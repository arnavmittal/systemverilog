==> flow/design.v <==
module flex_counter
#(
	parameter NUM_CNT_BITS = 4
)
(
	input wire clk,
	input wire n_rst,
	input wire clear,
	input wire count_enable,
	input wire [(NUM_CNT_BITS-1):0] rollover_val,
	output wire [(NUM_CNT_BITS-1):0]count_out,
	output reg rollover_flag
);
	reg [(NUM_CNT_BITS-1):0] next_count;
	reg [(NUM_CNT_BITS-1):0] curr_count;
	reg next_rollover_flag;
	reg curr_rollover_flag;
	always_ff @ (posedge clk, negedge n_rst)
	begin
		if (n_rst == 1'b0)  
		begin
			curr_rollover_flag <= 1'b0;
			curr_count <= '0; 
		end
		else  
		begin
			curr_rollover_flag <= next_rollover_flag;
			curr_count <= next_count; 
		end
	end
	always_comb
	begin
		next_count = '0;
		next_rollover_flag = '0;
		if(clear == 1'b1)  
		begin
			next_count = '0;
			next_rollover_flag = '0;
		end
		else  
		begin
			if(count_enable == 1'b1)  
			begin
				next_count = curr_count+1;
				next_rollover_flag = 1'b0;
				if (curr_count == rollover_val - 1)
				begin
					next_rollover_flag = 1'b1;
				end
				if (curr_count == rollover_val )
				begin
					next_rollover_flag = 1'b0;
					next_count = {'0,1'b1};
				end
			end
			else
			begin
				next_count = curr_count;
				next_rollover_flag = curr_rollover_flag;
			end
		end
	end
	assign count_out = curr_count;
	assign rollover_flag = curr_rollover_flag;
endmodule
module timer
(
	input wire clk,
	input wire n_rst,
	input wire enable_timer,
	output reg shift_strobe,
	output reg packet_done
);
	reg state;
	reg ce2;
	reg [3:0] count1; 
	reg [3:0] count2;
	reg clear1, clear2;
	always_ff@ (posedge clk, negedge n_rst)
	begin
		if(n_rst == 1'b0)
		begin
			state <= 1'b0;
			clear1 = 1'b0;
			clear2 = 1'b0;
		end
		else
		begin
			state <= enable_timer;
			clear1 = packet_done;
			ce2 = shift_strobe;
		end
	end
	flex_counter #(4) DUT 
	(
		.clk(clk),
		.n_rst(n_rst),
		.clear(clear1),
		.count_enable(state),
		.rollover_val(4'b1010),
		.count_out(count1),
		.rollover_flag(shift_strobe)
	);
	flex_counter #(4) DUT1
	(
		.clk(clk),
		.n_rst(n_rst),
		.clear(clear1),
		.count_enable(ce2),
		.rollover_val(4'b1001),
		.count_out(count2),
		.rollover_flag(packet_done)
	);
endmodule
# Step by step through the tools: timer

The steps from the RTL of timer to its reports follow in flow order.
Line numbers count from 1 in the design file above.
Cell names lack the library's common part.
A cell with -- has no value.

Top: timer
Clock input: clk
Standard-cell library: sky130hd
Corner: tt_025C_1v80

# Word-level counts

Counts by Yosys on the flattened word-level netlist (proc, flatten, opt, wreduce; memories kept). Register bits leave out memories and registers merged into their read ports (data or address). Print and check cells are left out. Cells with the same type and inputs are merged into one.

Flip-flop bits (word level): 13
Output and inout bits: 2

Add/subtract/negate cells: 2
Equality and inequality tests: 4
Muxes and demuxes: 14
Reductions and logical operators: 2

Operators with widths:

| kind                                                   | number |
| 4-bit 2-to-1 mux                                       | 6 |
| 4-bit equality test with constant B                    | 4 |
| 4-bit by 1-bit adder with 4-bit output with constant B | 2 |
| 1-bit 2-to-1 mux                                       | 8 |
| 2-bit nonzero test                                     | 2 |

# Depth

Longest topological path by Yosys (ltp), each cell counted once; first at word level (registers and memories cut), then after technology mapping (sequential cells cut; the memories' decode and read muxes count).

Depth after elaboration: 5
ABC_AREA: 0
Mapped depth: 4

# Mapped cells and area

Source: synth_stat.txt of the flow (Yosys; design flattened, memories mapped). It holds for the ABC_AREA given above (unset counts as 0); a run with the other value may have another netlist.

Cell count: 55
Mapped area: 579.3 sq um
Sequential area: 330.3 sq um
Flip-flops: 13

Cells by type:

| type     | number |
| dfrtp_1  | 12 |
| nor2b_1  | 6 |
| edfxtp_1 | 1 |
| a21oi_1  | 4 |
| and4b_1  | 2 |
| o21ai_1  | 4 |
| nor2_1   | 5 |
| xor2_1   | 2 |
| nand3_1  | 3 |
| a32o_1   | 1 |
| a21oi_2  | 1 |
| nand2b_2 | 1 |
| xnor2_1  | 1 |
| nand2_1  | 2 |
| nand3b_1 | 1 |
| nor3b_1  | 1 |
| nand2_2  | 1 |
| nand2b_1 | 1 |

Other cell types: 6; their cells: 6.
The figures by module come from a second, unflattened synthesis with its own total; it is not the netlist above.

Cells (unflattened synthesis): 87
Area (unflattened synthesis): 845.8 sq um

Each row is one instance without its submodules.

By module:

| module                        | times used | cells | area (sq um) |
| flex_counter (NUM_CNT_BITS=4) | 2          | 41    | 379.1 |
| timer                         | 1          | 5     | 87.6 |

# Path before layout

OpenSTA on the mapped netlist: ideal clock, no wires. The path of least setup slack (recovery checks aside). Input and output delay are each 20% of the period. Register names are those of the netlist, which keeps one name where synthesis merged equal registers.

Kind: flip-flop to flip-flop
Start: register ce2
End: register DUT1.curr_count[1]
Period: 1.46 ns
Time at the first pin: 0.000 ns
Arrival: 0.930 ns
Data required time: 1.386 ns
Setup slack: 0.456 ns
Path delay: 1.004 ns
Stages: 4
Path buffers: 0
Synthesis period reached: 1.004 ns

"path delay" = arrival - input delay + setup time.
"stages": output pins that drive a net of the path, with the launching flip-flop's if there is one; two outputs of one cell count as two.
"synthesis period reached" is the clock period less the worst setup slack; recovery checks do not enter. This is arithmetic on one report: input and output delays are still those of the set period (20% each).
The rows between start and end are the longest chain of elaborated cells between them; the timing report does not say that the signal goes this way. Where chains are equally long, one stands for them.
Each line given opens the expression or statement behind the cell; cells for indexed reads and writes are added by Yosys, which also makes memories of some case tables.

Cells stage by stage: edfxtp_1 -> nand2_2 -> or3_1 -> a21oi_2
Length of the longest elaborated chain: 2

Ends and longest elaborated chain, after synthesis:

| what             | RTL line | RTL |
| start, declared  | 75       | `reg ce2;` |
| start, assigned  | 91       | `ce2 = shift_strobe;` |
| 4-bit 2-to-1 mux | 42       | `if(count_enable == 1'b1)` |
| 4-bit 2-to-1 mux | 35       | `if(clear == 1'b1)` |
| end, assigned    | 23       | `curr_count <= '0;` |
| end, assigned    | 28       | `curr_count <= next_count;` |
| end, declared    | 15       | `reg [(NUM_CNT_BITS-1):0] curr_count;` |

# Path in the finished layout

From the final timing report of stored run 1: the path of least setup slack in the routed layout; clock arrival at registers is part of the times.

Kind: flip-flop to flip-flop
Start: register DUT1.curr_count[3]
End: register DUT1.curr_count[1]
Period: 0.984 ns
Time at the first pin: 0.28 ns
Arrival: 1.26 ns
Data required time: 1.21 ns
Setup slack: -0.06 ns
Stages: 4
Path buffers: 0

The rows between start and end are the longest chain of elaborated cells between them; the timing report does not say that the signal goes this way. Where chains are equally long, one stands for them.

Cells stage by stage: dfrtp_1 -> nor2b_4 -> or3_1 -> a21oi_2
Length of the longest elaborated chain: 4

Ends and longest elaborated chain, after layout:

| what                | RTL line | RTL |
| start, declared     | 15       | `reg [(NUM_CNT_BITS-1):0] curr_count;` |
| start, assigned     | 23       | `curr_count <= '0;` |
| start, assigned     | 28       | `curr_count <= next_count;` |
| 4-bit equality test | 50       | `if (curr_count == rollover_val )` |
| 4-bit 2-to-1 mux    | 50       |  |
| 4-bit 2-to-1 mux    | 42       | `if(count_enable == 1'b1)` |
| 4-bit 2-to-1 mux    | 35       | `if(clear == 1'b1)` |
| end, assigned       | 23       |  |
| end, assigned       | 28       |  |
| end, declared       | 15       |  |

2 stored runs of timer in the flow (synthesis by Yosys, layout by OpenROAD, sky130hd cells), in arbitrary order. Constraints: input delay and output delay 20% of the set period each, output load 0.01 pF.
"total power after layout": no workload was simulated; the value follows from the tool's default switching activity.
A setting shown as . is not set for that run.

| setting or result                       | stored run 1 | stored run 2 |
| period_ns                               | 0.984        | 1.79         |
| CORE_UTILIZATION                        | 22           | 52           |
| SETUP_SLACK_MARGIN                      | -0.06        | 0.29         |
| PLACE_DENSITY                           | 0.54         | 0.45         |
| CELL_PAD_IN_SITES_DETAIL_PLACEMENT      | 1            | .            |
| ABC_AREA                                | 0            | 0            |
| CTS_CLUSTER_DIAMETER                    | 215          | 108          |
| SLEW_MARGIN                             | 25           | 20           |
| CAP_MARGIN                              | 20           | 25           |
| CORE_MARGIN                             | 2            | 3            |
| HOLD_SLACK_MARGIN                       | .            | 0.18         |
| CORE_ASPECT_RATIO                       | .            | 0.95         |
| TNS_END_PERCENT                         | .            | 70           |
| GPL_TIMING_DRIVEN                       | .            | 1            |
| GPL_ROUTABILITY_DRIVEN                  | .            | 1            |
| smallest setup slack (ns)               | -0.058       | 0.461        |
| overall die area (sq um)                | 3059.8       | 1550.6       |
| utilization of the finished layout (%)  | 31.9         | 65.9         |
| Yosys chip area after synthesis (sq um) | 579.3        | 579.3        |
| total power after layout (mW)           | 2.268        | 1.037        |
| setup total negative slack (ns)         | -0.110       | 0.000        |
