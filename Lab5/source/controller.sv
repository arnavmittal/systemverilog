==> flow/design.v <==
module controller
(
	input  wire clk,
	input  wire n_reset,
	input  wire dr,
	input  wire lc,
	input  wire overflow,
	output reg cnt_up,
	output reg clear,
	output wire modwait,
	output reg [2:0] op,
	output reg [3:0] src1,
	output reg [3:0] src2,
	output reg [3:0] dest,
	output reg err
);
	typedef enum logic [4:0] { IDLE, STORE, ZERO, SORT1, SORT2, SORT3, SORT4, MUL1, SUB1, MUL2, ADD1, MUL3, SUB2, MUL4, ADD2, EIDLE, LOAD1, WAIT1, LOAD2, WAIT2, LOAD3, WAIT3, LOAD4} state_type;
	state_type curr_state, next_state;
	reg curr_modwait, next_modwait;
	always_ff @ (posedge clk, negedge n_reset)
	begin
		if(n_reset == 1'b0)
		begin
			curr_state <= IDLE;
			curr_modwait <= 0;
		end
		else
		begin
			curr_state <= next_state;
			curr_modwait <= next_modwait;
		end
	end
	always_comb
	begin
		case(curr_state)
			IDLE:
			begin
				cnt_up = 1'b0;
				clear = 1'b0;
				op = 3'b000;
				src1 = 4'b0000;
				src2 = 4'b0000;
				dest = 4'b0000;
				err = 1'b0;
				if(lc == 1'b1)
				begin
					next_state = LOAD1;
					next_modwait = 1'b1;
				end
				else if(dr == 1'b1)
				begin
					next_state = STORE;
					next_modwait = 1'b1;
				end
				else
				begin
					next_state = IDLE;
					next_modwait = 1'b0;
				end
			end
			STORE:
			begin
				cnt_up = 1'b0;
				clear = 1'b0;
				op = 3'b010;
				src1 = 4'b0000;
				src2 = 4'b0000;
				dest = 4'b0101;
				err = 1'b0;	
				if(dr == 1'b1)
				begin
					next_state = ZERO;
					next_modwait = 1'b1;
				end
				else
				begin
					next_state = EIDLE;
					next_modwait = 1'b0;
				end
			end
			ZERO:
			begin
				cnt_up = 1'b1;
				clear = 1'b0;
				op = 3'b101;
				src1 = 4'b0000;
				src2 = 4'b0000;
				dest = 4'b0000;
				err = 1'b0;	
				next_state = SORT1;
				next_modwait = 1'b1;
			end
			SORT1:
			begin
				cnt_up = 1'b0;
				clear = 1'b0;
				op = 3'b001;
				src1 = 4'b0010;
				src2 = 4'b0000;
				dest = 4'b0001;
				err = 1'b0;	
				next_state = SORT2;
				next_modwait = 1'b1;
			end
			SORT2:
			begin
				cnt_up = 1'b0;
				clear = 1'b0;
				op = 3'b001;
				src1 = 4'b0011;
				src2 = 4'b0000;
				dest = 4'b0010;
				err = 1'b0;	
				next_state = SORT3;
				next_modwait = 1'b1;
			end
			SORT3:
			begin
				cnt_up = 1'b0;
				clear = 1'b0;
				op = 3'b001;
				src1 = 4'b0100;
				src2 = 4'b0000;
				dest = 4'b0011;
				err = 1'b0;	
				next_state = SORT4;
				next_modwait = 1'b1;
			end
			SORT4:
			begin
				cnt_up = 1'b0;
				clear = 1'b0;
				op = 3'b001;
				src1 = 4'b0101;
				src2 = 4'b0000;
				dest = 4'b0100;
				err = 1'b0;	
				next_state = MUL1;
				next_modwait = 1'b1;
			end
			MUL1:
			begin
				cnt_up = 1'b0;
				clear = 1'b0;
				op = 3'b110;
				src1 = 4'b0001;
				src2 = 4'b0110;
				dest = 4'b1010;
				err = 1'b0;	
				next_state = SUB1;
				next_modwait = 1'b1;
			end
			SUB1:
			begin
				cnt_up = 1'b0;
				clear = 1'b0;
				op = 3'b101;
				src1 = 4'b0000;
				src2 = 4'b1010;
				dest = 4'b0000;
				err = 1'b0;	
				if(overflow == 1'b0)
				begin
					next_state = MUL2;
					next_modwait = 1'b1;
				end
				else
				begin
					next_state = EIDLE;
					next_modwait = 1'b0;
				end
			end
			MUL2:
			begin
				cnt_up = 1'b0;
				clear = 1'b0;
				op = 3'b110;
				src1 = 4'b0010;
				src2 = 4'b0111;
				dest = 4'b1010;
				err = 1'b0;	
				next_state = ADD1;
				next_modwait = 1'b1;
			end
			ADD1:
			begin
				cnt_up = 1'b0;
				clear = 1'b0;
				op = 3'b100;
				src1 = 4'b0000;
				src2 = 4'b1010;
				dest = 4'b0000;
				err = 1'b0;	
				if(overflow == 1'b0)
				begin
					next_state = MUL3;
					next_modwait = 1'b1;
				end
				else
				begin
					next_state = EIDLE;
					next_modwait = 1'b0;
				end
			end
			MUL3:
			begin
				cnt_up = 1'b0;
				clear = 1'b0;
				op = 3'b110;
				src1 = 4'b0011;
				src2 = 4'b1000;
				dest = 4'b1010;
				err = 1'b0;	
				next_state = SUB2;
				next_modwait = 1'b1;
			end
			SUB2:
			begin
				cnt_up = 1'b0;
				clear = 1'b0;
				op = 3'b101;
				src1 = 4'b0000;
				src2 = 4'b1010;
				dest = 4'b0000;
				err = 1'b0;	
				if(overflow == 1'b0)
				begin
					next_state = MUL4;
					next_modwait = 1'b1;
				end
				else
				begin
					next_state = EIDLE;
					next_modwait = 1'b0;
				end
			end
			MUL4:
			begin
				cnt_up = 1'b0;
				clear = 1'b0;
				op = 3'b110;
				src1 = 4'b1001;
				src2 = 4'b0100;
				dest = 4'b1010;
				err = 1'b0;	
				next_state = ADD2;
				next_modwait = 1'b1;
			end
			ADD2:
			begin
				cnt_up = 1'b0;
				clear = 1'b0;
				op = 3'b100;
				src1 = 4'b0000;
				src2 = 4'b1010;
				dest = 4'b0000;
				err = 1'b0;	
				if(overflow == 1'b0)
				begin
					next_state = IDLE;
					next_modwait = 1'b0;
				end
				else
				begin
					next_state = EIDLE;
					next_modwait = 1'b0;
				end
			end
			EIDLE:
			begin
				cnt_up = 1'b0;
				clear = 1'b0;
				op = 3'b000;
				src1 = 4'b0000;
				src2 = 4'b0000;
				dest = 4'b0000;
				err = 1'b1;	
				if(dr == 1'b1)
				begin
					next_state = IDLE;
					next_modwait = 1'b1;
				end
				else
				begin
					next_state = EIDLE;
					next_modwait = 1'b0;
				end
			end
			LOAD1:
			begin
				cnt_up = 1'b0;
				clear = 1'b1;
				op = 3'b011;
				src1 = 4'b0000;
				src2 = 4'b0000;
				dest = 4'b0110;
				err = 1'b0;	
				next_state = WAIT1;
				next_modwait = 1'b0;
			end
			WAIT1:
			begin
				cnt_up = 1'b0;
				clear = 1'b0;
				op = 3'b000;
				src1 = 4'b0000;
				src2 = 4'b0000;
				dest = 4'b0000;
				err = 1'b0;	
				if(lc == 1'b1)
				begin
					next_state = LOAD2;
					next_modwait = 1'b1;
				end
				else
				begin
					next_state = WAIT1;
					next_modwait = 1'b0;
				end
			end
			LOAD2:
			begin
				cnt_up = 1'b0;
				clear = 1'b0;
				op = 3'b011;
				src1 = 4'b0000;
				src2 = 4'b0000;
				dest = 4'b0111;
				err = 1'b0;	
				next_state = WAIT2;
				next_modwait = 1'b0;
			end
			WAIT2:
			begin
				cnt_up = 1'b0;
				clear = 1'b0;
				op = 3'b000;
				src1 = 4'b0000;
				src2 = 4'b0000;
				dest = 4'b0000;
				err = 1'b0;	
				if(lc == 1'b1)
				begin
					next_state = LOAD3;
					next_modwait = 1'b1;
				end
				else
				begin
					next_state = WAIT2;
					next_modwait = 1'b0;
				end
			end
			LOAD3:
			begin
				cnt_up = 1'b0;
				clear = 1'b0;
				op = 3'b011;
				src1 = 4'b0000;
				src2 = 4'b0000;
				dest = 4'b1000;
				err = 1'b0;	
				next_state = WAIT3;
				next_modwait = 1'b0;
			end
			WAIT3:
			begin
				cnt_up = 1'b0;
				clear = 1'b0;
				op = 3'b000;
				src1 = 4'b0000;
				src2 = 4'b0000;
				dest = 4'b0000;
				err = 1'b0;	
				if(lc == 1'b1)
				begin
					next_state = LOAD4;
					next_modwait = 1'b1;
				end
				else
				begin
					next_state = WAIT3;
					next_modwait = 1'b0;
				end
			end
			LOAD4:
			begin
				cnt_up = 1'b0;
				clear = 1'b0;
				op = 3'b011;
				src1 = 4'b0000;
				src2 = 4'b0000;
				dest = 4'b1001;
				err = 1'b0;	
				next_state = IDLE;
				next_modwait = 1'b0;
			end
			default
			begin
				cnt_up = 1'b0;
				clear = 1'b0;
				op = 3'b000;
				src1 = 4'b0000;
				src2 = 4'b0000;
				dest = 4'b0000;
				err = 1'b0;	
				next_state = curr_state;				
				next_modwait = curr_modwait;
			end
		endcase	
	end
	assign modwait = curr_modwait;
endmodule
Tool chain data of controller

What the tools print for controller, step after step.
Line numbers count from 1 in the design file above.
A cell with n/a has no value.

Design top: controller
Clock: clk
Cell library: sky130hd
Timing corner: tt_025C_1v80

After elaboration

Counts by Yosys on the flattened word-level netlist (proc, flatten, opt, wreduce; memories kept). Register bits leave out memories and registers merged into their read ports (data or address). Print and check cells are left out.

Flip-flop bits (word level): 6
Input port bits: 5
Output and inout port bits: 19
Cells after elaboration: 64

Eq/ne operators: 22
Muxes and demuxes: 24
Reductions and logical operators: 16

Operator list:

| kind                                                                   | count |
| 5-bit case mux with 23-bit select                                      | 1 |
| 5-bit by 4-bit equality test with 1-bit output (second input constant) | 8 |
| 4-bit case mux with 10-bit select                                      | 1 |
| 5-bit equality test (second input constant)                            | 7 |
| 4-bit case mux with 6-bit select                                       | 1 |
| 23-bit nonzero test                                                    | 1 |
| 5-bit by 3-bit equality test with 1-bit output (second input constant) | 4 |
| 4-bit case mux with 5-bit select                                       | 1 |
| 3-bit case mux with 6-bit select                                       | 1 |
| 4-bit OR reduction                                                     | 4 |
| 4-bit 2-to-1 mux                                                       | 3 |
| 11-bit nonzero test                                                    | 1 |
| 5-bit by 2-bit equality test with 1-bit output (second input constant) | 2 |
| 3-bit OR reduction                                                     | 3 |
| 9-bit OR reduction                                                     | 1 |
| 3-bit 2-to-1 mux                                                       | 3 |
| 2-bit OR reduction                                                     | 4 |
| 1-bit 2-to-1 mux                                                       | 8 |
| 1-bit case mux with 6-bit select                                       | 1 |
| 2-bit 2-to-1 mux                                                       | 3 |
| 5-bit by 1-bit equality test with 1-bit output (second input constant) | 1 |
| 5-bit zero test                                                        | 1 |
| 5-bit OR reduction                                                     | 1 |
| 5-bit 2-to-1 mux                                                       | 1 |

Longest topological paths

Yosys ltp: most cells in a row. Word level: on the elaborated netlist, between registers, memories and ports. Mapped: between sequential cells and ports; inverters and the memories' decode and read muxes count.

Depth after elaboration: 3
ABC_AREA: 0
Mapped depth: 4
Mapped depth without buffers: 4

Netlist

Yosys stat after the flow's synthesis: flattened, memories mapped to cells. It holds for the ABC_AREA given above (unset counts as 0); a run with the other value may have another netlist.
Totals and module areas in this step are rounded.

Cells by type:

| cell type                 | count | area in all (um^2) |
| sky130_fd_sc_hd__dfrtp_1  | 23    | 575.552 |
| sky130_fd_sc_hd__and2_1   | 5     | 31.28 |
| sky130_fd_sc_hd__dfstp_2  | 1     | 26.275 |
| sky130_fd_sc_hd__nor2b_1  | 4     | 25.024 |
| sky130_fd_sc_hd__a21o_1   | 3     | 22.522 |
| sky130_fd_sc_hd__nor2_1   | 6     | 22.522 |
| sky130_fd_sc_hd__nor3_1   | 4     | 20.019 |
| sky130_fd_sc_hd__nand2_1  | 5     | 18.768 |
| sky130_fd_sc_hd__nor4_1   | 3     | 18.768 |
| sky130_fd_sc_hd__or4_2    | 2     | 17.517 |
| sky130_fd_sc_hd__o41ai_2  | 1     | 16.266 |
| sky130_fd_sc_hd__nor4_2   | 1     | 12.512 |
| sky130_fd_sc_hd__or2_2    | 2     | 12.512 |
| sky130_fd_sc_hd__or3_1    | 2     | 12.512 |
| sky130_fd_sc_hd__a2111o_1 | 1     | 11.261 |
| sky130_fd_sc_hd__or4_4    | 1     | 11.261 |
| sky130_fd_sc_hd__and4_2   | 1     | 10.01 |
| sky130_fd_sc_hd__o21ai_0  | 2     | 10.01 |

Other cell types: 9; their cells: 10.

Cells in the netlist: 77
Cell area after synthesis: 933 um^2
Sequential area: 602 um^2
Flip-flop cells: 24
Buffer cells: 2

Worst setup path after synthesis

Source: OpenSTA report_checks on the synthesized netlist (no wires, ideal clock, input and output delay 20% of the period each), path of least setup slack; recovery checks are left aside. Register names are those of the netlist, which keeps one name where synthesis merged equal registers.

Path type: register to output
Start: register curr_state
End: output op[2]
Period: 2.64 ns
External output delay: 0.528 ns
Time at the first pin: 0.000 ns
Arrival time: 1.418 ns
Required time: 2.112 ns
Slack: 0.694 ns
Path delay: 1.418 ns
Stages: 3
Buffers on the path: 0
Synthesis period reached: 1.946 ns

"path delay" is the arrival time less input delay plus setup time.
At an output port there is no setup time.
"stages": output pins that drive a net of the path, with the launching flip-flop's if there is one; two outputs of one cell count as two.
"synthesis period reached" = period - worst setup slack (recovery checks aside). The figure is calculated, with input and output delays left at 20% of the set period.
Where an end lacks its bit number, it is one bit of the signal, or one of the new flip-flops if synthesis recoded a state register.
The rows between start and end are the longest chain of elaborated cells between them; the timing report does not say that the signal goes this way. Where chains are equally long, one stands for them.
Each line given opens the expression or statement behind the cell; cells for indexed reads and writes are added by Yosys, which also makes memories of some case tables.

Cell sequence: sky130_fd_sc_hd__dfrtp_1 sky130_fd_sc_hd__or3_1 sky130_fd_sc_hd__or4_2
Length of the longest elaborated chain: 3
Elaborated cells on any way between the ends: 24
RTL lines with such cells: 1
Those cells by class: 18 x eq/ne; 1 x mux; 5 x reduce/logical

RTL lines, path post-synthesis:

| element                          | RTL line | RTL |
| start: declaration               | 18       | `state_type curr_state, next_state;` |
| start: assignment                | 24       | `curr_state <= IDLE;` |
| start: assignment                | 29       | `curr_state <= next_state;` |
| 5-bit equality test              | 35       | `case(curr_state)` |
| 4-bit OR reduction               | n/a      |  |
| 3-bit case mux with 6-bit select | 35       |  |
| end: declaration                 | 11       | `output reg [2:0] op,` |

Some nets on the timed path still bear RTL names; the line given drives or declares the net.

Nets with RTL names, path post-synthesis:

| signal  | RTL line |
| src2[2] | 35 |

Timing after layout

From the final timing report of entry A: the path of least setup slack in the routed layout; clock arrival at registers is part of the times.

Path type: register to output
Start: register curr_state
End: output op[2]
Period: 3.26 ns
External output delay: 0.65 ns
Time at the first pin: 0.31 ns
Arrival time: 2.31 ns
Required time: 2.61 ns
Slack: 0.30 ns
Stages: 5
Buffers on the path: 1

Where an end lacks its bit number, it is one bit of the signal, or one of the new flip-flops if synthesis recoded a state register.
The rows between start and end are the longest chain of elaborated cells between them; the timing report does not say that the signal goes this way. Where chains are equally long, one stands for them.

Cell sequence: sky130_fd_sc_hd__dfrtp_1 sky130_fd_sc_hd__nor3_1 sky130_fd_sc_hd__nand2b_1 sky130_fd_sc_hd__or4_2 sky130_fd_sc_hd__clkdlybuf4s50_1
Length of the longest elaborated chain: 3
Elaborated cells on any way between the ends: 24
RTL lines with such cells: 1
Those cells by class: 18 x eq/ne; 1 x mux; 5 x reduce/logical

RTL lines, path after layout:

| element                          | RTL line | RTL |
| start: declaration               | 18       | `state_type curr_state, next_state;` |
| start: assignment                | 24       | `curr_state <= IDLE;` |
| start: assignment                | 29       | `curr_state <= next_state;` |
| 5-bit equality test              | 35       | `case(curr_state)` |
| 4-bit OR reduction               | n/a      |  |
| 3-bit case mux with 6-bit select | 35       |  |
| end: declaration                 | 11       | `output reg [2:0] op,` |

Hand-over note for controller

Module controller, platform sky130hd: 2 stored runs of the flow (Yosys, OpenROAD) with differing settings, in no particular order. Input and output delays are each 20% of the period that was set; the output load is 0.01 pF.
"clock period achieved" is the run's clock period less its worst setup slack. It is reckoned from that one timing run; input and output delays stay at 20% of the period that was set.
"worst setup path time" = time allowed to the worst setup path (clock period - input delay - output delay, where it has them) - its slack; a late launch clock adds to it, a late capture clock takes from it.
"total power of the final layout": no workload was simulated; the value follows from the tool's default switching activity.
Results are given in rounded form.

## Entry A

==> flow/run.sh <==
#!/bin/bash
# the make line also repeats the synthesis and layout settings of config.mk as NAME=value (left out here)
make -C /OpenROAD-flow-scripts/flow DESIGN_CONFIG=/design/flow/config.mk WORK_HOME=/design/flow/orfs CLKGATE_MAP_FILE= finish
==> flow/config.mk <==
export PLATFORM = sky130hd
export DESIGN_NAME = controller
export DESIGN_NICKNAME = controller
export VERILOG_FILES = /design/flow/design.v
export SDC_FILE = /design/flow/constraint.sdc
export NUM_CORES = 4
export LEC_CHECK = 0
export ABC_AREA = 0
export CAP_MARGIN = 30
export CORE_ASPECT_RATIO = 0.97
export CORE_MARGIN = 2
export CORE_UTILIZATION = 47
export SLEW_MARGIN = 35
==> flow/constraint.sdc <==
create_clock -name core_clock -period 3.26 [get_ports {clk}]
set_input_delay 0.6520 -clock core_clock [delete_from_list [all_inputs] [get_ports {clk}]]
set_output_delay 0.6520 -clock core_clock [all_outputs]
set_load 0.01 [all_outputs]

| result of entry A | value |
|---|---|
| smallest hold slack | 0.442 ns |
| total power of the final layout | 0.620 mW |
| total negative setup slack | 0.000 ns |
| worst setup slack after layout | 0.295 ns |
| die size | 2360 um^2 |
| area of the standard cells in the finished layout | 1220 um^2 |
| clock period achieved | 2.965 ns |
| area of the synthesized netlist | 933 um^2 |
| worst setup path time | 2.31 ns |
| critical path type | register to output |
| post-route utilization | 0.671 |

## Entry B

==> flow/run.sh <==
#!/bin/bash
# the make line also repeats the synthesis and layout settings of config.mk as NAME=value (left out here)
make -C /OpenROAD-flow-scripts/flow DESIGN_CONFIG=/design/flow/config.mk WORK_HOME=/design/flow/orfs CLKGATE_MAP_FILE= finish
==> flow/config.mk <==
export PLATFORM = sky130hd
export DESIGN_NAME = controller
export DESIGN_NICKNAME = controller
export VERILOG_FILES = /design/flow/design.v
export SDC_FILE = /design/flow/constraint.sdc
export NUM_CORES = 4
export LEC_CHECK = 0
export CAP_MARGIN = 20
export CELL_PAD_IN_SITES_DETAIL_PLACEMENT = 0
export CORE_ASPECT_RATIO = 1.26
export CORE_MARGIN = 2
export CORE_UTILIZATION = 58
export CTS_CLUSTER_DIAMETER = 126
export CTS_CLUSTER_SIZE = 81
export PLACE_DENSITY_LB_ADDON = 0.07
export SETUP_SLACK_MARGIN = -0.02
export SLEW_MARGIN = 25
==> flow/constraint.sdc <==
create_clock -name core_clock -period 1.18 [get_ports {clk}]
set_input_delay 0.2360 -clock core_clock [delete_from_list [all_inputs] [get_ports {clk}]]
set_output_delay 0.2360 -clock core_clock [all_outputs]
set_load 0.01 [all_outputs]

Entry B: no final report: clock tree synthesis broke off with DPL-0038

End of note.
